==> flow/design.v <==
module regfile (clk,A1,A2,A3,WD3,WE,RD1,RD2);
input clk;
input WE;
input [3:0] A1;
input [3:0] A2;
input [3:0] A3;
input [31:0] WD3;
output [31:0] RD1;
output [31:0] RD2;
reg [31:0] registers [15:0];
initial
begin
	registers[0] = 32'h00000000;
	registers[1] = 32'h00000000;
	registers[2] = 32'h00000000;
	registers[3] = 32'h00000000;
	registers[4] = 32'h00000000;
	registers[5] = 32'h00000000;
	registers[6] = 32'h00000000;
	registers[7] = 32'h00000000;
	registers[8] = 32'h00000000;
	registers[9] = 32'h00000000;
	registers[10] = 32'h00000000;
	registers[11] = 32'h00000000;
	registers[12] = 32'h00000000;
	registers[13] = 32'h00000000;
	registers[14] = 32'h00000000;
	registers[15] = 32'h00000000;
end
assign RD1 = registers[A1];
assign RD2 = registers[A2];
always@(posedge clk)
begin
	if(WE==1'b1)
		begin
			registers[A3] <= WD3;
		end
	else
		begin
			registers[A3] <= registers[A3];
		end
end
endmodule
# Reports on regfile
# Tool output for the design above, in the order of the flow.
# Line numbers count from 1 in the design file above.
# Operators: Yosys type, input widths -> output width; for muxes data width and select width s.
# Library cell names are shortened.
# Not given: -
# design
top	regfile
clock_port	clk
library	sky130hd
corner	tt_025C_1v80

# Word-level counts
# Yosys after proc, flatten, opt, wreduce and memory -nomap, before mapping. Enables and synchronous resets that opt folds into registers are not counted as muxes. Memory bits, and registers merged into a memory's read port (data or address), are not among the register bits. Print and check cells are not counted. Equal cells are merged and count once.
# Yosys's memory passes give these memory sizes; they may raise the number of words (mostly to a power of two), join words into wider ones and drop unused or constant bits.
# word_totals
reg_bits	0
latchBits	0
ramBits	512
romBits	0
clocked_rd_ports_x_width	0
n_memories	1
inputBits	46
output_inout_bits	64
# memory_table
name	words	width	rd	write_ports	line	rtl
registers	16	32	2	1	10	reg [31:0] registers [15:0];
# classes
addsub	0
multipliers	0
div_mod_pow	0
compare	0
equal	1
n_shift	0
n_mux	5
bitwise	1
n_reduce_logical	1
# op_table
operator	count
$mux 32	3
$reduce_and 2->1	1
$mux 1	2
$ne 1x1->1 const B	1
$or 1x1->1	1

# Logic depth
# Yosys ltp: most cells in a row. Word level: on the elaborated netlist, between registers, memories and ports. Mapped: between sequential cells and ports; inverters and the memories' decode and read muxes count.
# depth
word_depth	3
ABC_AREA	0
mapped_depth	5
depth_no_buf	3

# Mapped cells and area
# The flow's flattened synthesis, as Yosys stat reports it; memories are mapped. The netlist is that of the ABC_AREA named above (0 if unset); the other value can give another one.
# mapped
cells	1077
area_um2	22905.7
ffs	512
buffers	86
# by_type
type	count
edfxtp_1	512
mux4_2	256
a22oi_1	128
nand2_1	65
buf_4	18
clkbuf_1	34
buf_2	15
buf_1	19
nor2_1	14
nor2b_1	4
nor3_1	4
nand3b_1	2
and2_1	2
nand2b_1	2
or3b_2	1
nand3_1	1

# Worst setup path after synthesis
# Source: OpenSTA report_checks on the synthesized netlist (no wires, ideal clock, input and output delay 20% of the period each), path of least setup slack; recovery checks are left aside. Register names are those of the netlist, which keeps one name where synthesis merged equal registers.
# synth_timing
kind	input -> register
from	input port A3[2]
to	memory registers[0][0]
tclk_ns	4.02
setup_ns	0.461
t_first_pin_ns	0.804
arrival_ns	3.522
t_required_ns	3.559
path_slack_ns	0.036
path_delay_ns	3.179
driving_pins	2
path_buffers	0
synth_period_reached_ns	3.984
# "path_delay_ns" is the arrival time less input delay plus setup time.
# "driving_pins": output pins that drive a net of the path, with the launching flip-flop's if there is one; two outputs of one cell count as two.
# "synth_period_reached_ns" = period - worst setup slack (recovery checks aside). The figure is calculated, with input and output delays left at 20% of the set period.
# synth_between
cell_sequence	or3b_2 -> nor3_1
# synth_rtl
element	line	rtl
start: declaration	6	input [3:0] A3;
end: declaration	10	reg [31:0] registers [15:0];
# No chain of elaborated cells between the ends is given.

# Path in the finished layout
# Path of least setup slack in the final report of stored run 1 (OpenROAD, finished layout, wires in). Where an end is a register, its clock arrival counts in the times.
# layout_timing
kind	register -> output
from	memory registers[9][31]
to	output port RD2[31]
tclk_ns	2.4
t_first_pin_ns	0.58
arrival_ns	2.09
t_required_ns	1.92
path_slack_ns	-0.17
driving_pins	5
path_buffers	1
# Between the ends stands the longest chain of elaborated cells between them, by number of cells; it is not shown to be the way that was timed. Of several equally long chains one is given.
# Each line given opens the expression or statement behind the cell; cells for indexed reads and writes are added by Yosys, which also makes memories of some case tables.
# A memory read counts as a cell of the chain, while the word-level depth stops at memories.
# layout_between
cell_sequence	edfxtp_1 -> mux4_2 -> a22oi_2 -> nand2_2 -> buf_6
elab_chain_cells	1
cells_between	1
lines_between	1
classes_between	memory: 1
# layout_rtl
element	line	rtl
start: declaration	10	reg [31:0] registers [15:0];
$mem_v2 16x32	10
end: declaration	9	output [31:0] RD2;

==> runs of regfile <==
Below are 2 stored runs of the flow (Yosys, OpenROAD; platform sky130hd) on regfile, each with its settings and what was measured, unordered. Constraints: input delay and output delay 20% of the set period each, output load 0.01 pF.
"period_less_ws_ns" means the clock period less the worst setup slack. The figure is calculated, with input and output delays left at 20% of the set period.
"worst_path_allowed_less_slack_ns" is the time allowed to the run's worst setup path (the clock period less input and output delay, where it has them) less its slack. Clock arrival times count: a late capture clock shortens it, a late launch clock lengthens it.
"total_power_uw" rests on the timing tool's default activity at the inputs, not on a simulated workload.

Stored run 1, flow files:
==> flow/run.sh <==
#!/bin/bash
# the make line also repeats the synthesis and layout settings of config.mk as NAME=value (left out here)
make -C /OpenROAD-flow-scripts/flow DESIGN_CONFIG=/design/flow/config.mk WORK_HOME=/design/flow/orfs CLKGATE_MAP_FILE= finish
==> flow/config.mk <==
export PLATFORM = sky130hd
export DESIGN_NAME = regfile
export DESIGN_NICKNAME = regfile
export VERILOG_FILES = /design/flow/design.v
export SDC_FILE = /design/flow/constraint.sdc
export NUM_CORES = 4
export LEC_CHECK = 0
export CAP_MARGIN = 25
export CORE_MARGIN = 4
export CORE_UTILIZATION = 63
export CTS_CLUSTER_SIZE = 12
export GPL_ROUTABILITY_DRIVEN = 0
export GPL_TIMING_DRIVEN = 0
export MIN_ROUTING_LAYER = met2
export PLACE_DENSITY = 0.84
export SETUP_SLACK_MARGIN = 0.07
export SLEW_MARGIN = 0
==> flow/constraint.sdc <==
create_clock -name core_clock -period 2.4 [get_ports {clk}]
set_input_delay 0.4800 -clock core_clock [delete_from_list [all_inputs] [get_ports {clk}]]
set_output_delay 0.4800 -clock core_clock [all_outputs]
set_load 0.01 [all_outputs]

==> results of stored run 1, as CSV <==
result,value
hold_worst_slack_ns,0.820
tns_ns,-2.880
total_power_uw,19924
period_less_ws_ns,2.571
timing.setup.ws_ns,-0.171
worst_path_allowed_less_slack_ns,2.09
critical_path_kind,"register -> output"
yosys_chip_area_um2,22905.7
finalUtil_pct,77.8
post_route_stdcell_area_um2,27795.4
die_area_um2,39473.7

Stored run 2, flow files:
==> flow/run.sh <==
#!/bin/bash
# the make line also repeats the synthesis and layout settings of config.mk as NAME=value (left out here)
make -C /OpenROAD-flow-scripts/flow DESIGN_CONFIG=/design/flow/config.mk WORK_HOME=/design/flow/orfs CLKGATE_MAP_FILE= finish
==> flow/config.mk <==
export PLATFORM = sky130hd
export DESIGN_NAME = regfile
export DESIGN_NICKNAME = regfile
export VERILOG_FILES = /design/flow/design.v
export SDC_FILE = /design/flow/constraint.sdc
export NUM_CORES = 4
export LEC_CHECK = 0
export ABC_AREA = 0
export CAP_MARGIN = 5
export CORE_MARGIN = 8
export CORE_UTILIZATION = 62
export MAX_ROUTING_LAYER = met4
export PLACE_DENSITY_LB_ADDON = 0.04
export SETUP_SLACK_MARGIN = -0.13
export SLEW_MARGIN = 20
export TNS_END_PERCENT = 30
==> flow/constraint.sdc <==
create_clock -name core_clock -period 5.46 [get_ports {clk}]
set_input_delay 1.0920 -clock core_clock [delete_from_list [all_inputs] [get_ports {clk}]]
set_output_delay 1.0920 -clock core_clock [all_outputs]
set_load 0.01 [all_outputs]

==> results of stored run 2, as CSV <==
result,value
hold_worst_slack_ns,1.402
tns_ns,0.000
total_power_uw,8616
period_less_ws_ns,4.570
timing.setup.ws_ns,0.890
worst_path_allowed_less_slack_ns,2.39
critical_path_kind,"input -> output"
yosys_chip_area_um2,22905.7
finalUtil_pct,72.3
post_route_stdcell_area_um2,26406.6
die_area_um2,43351.4
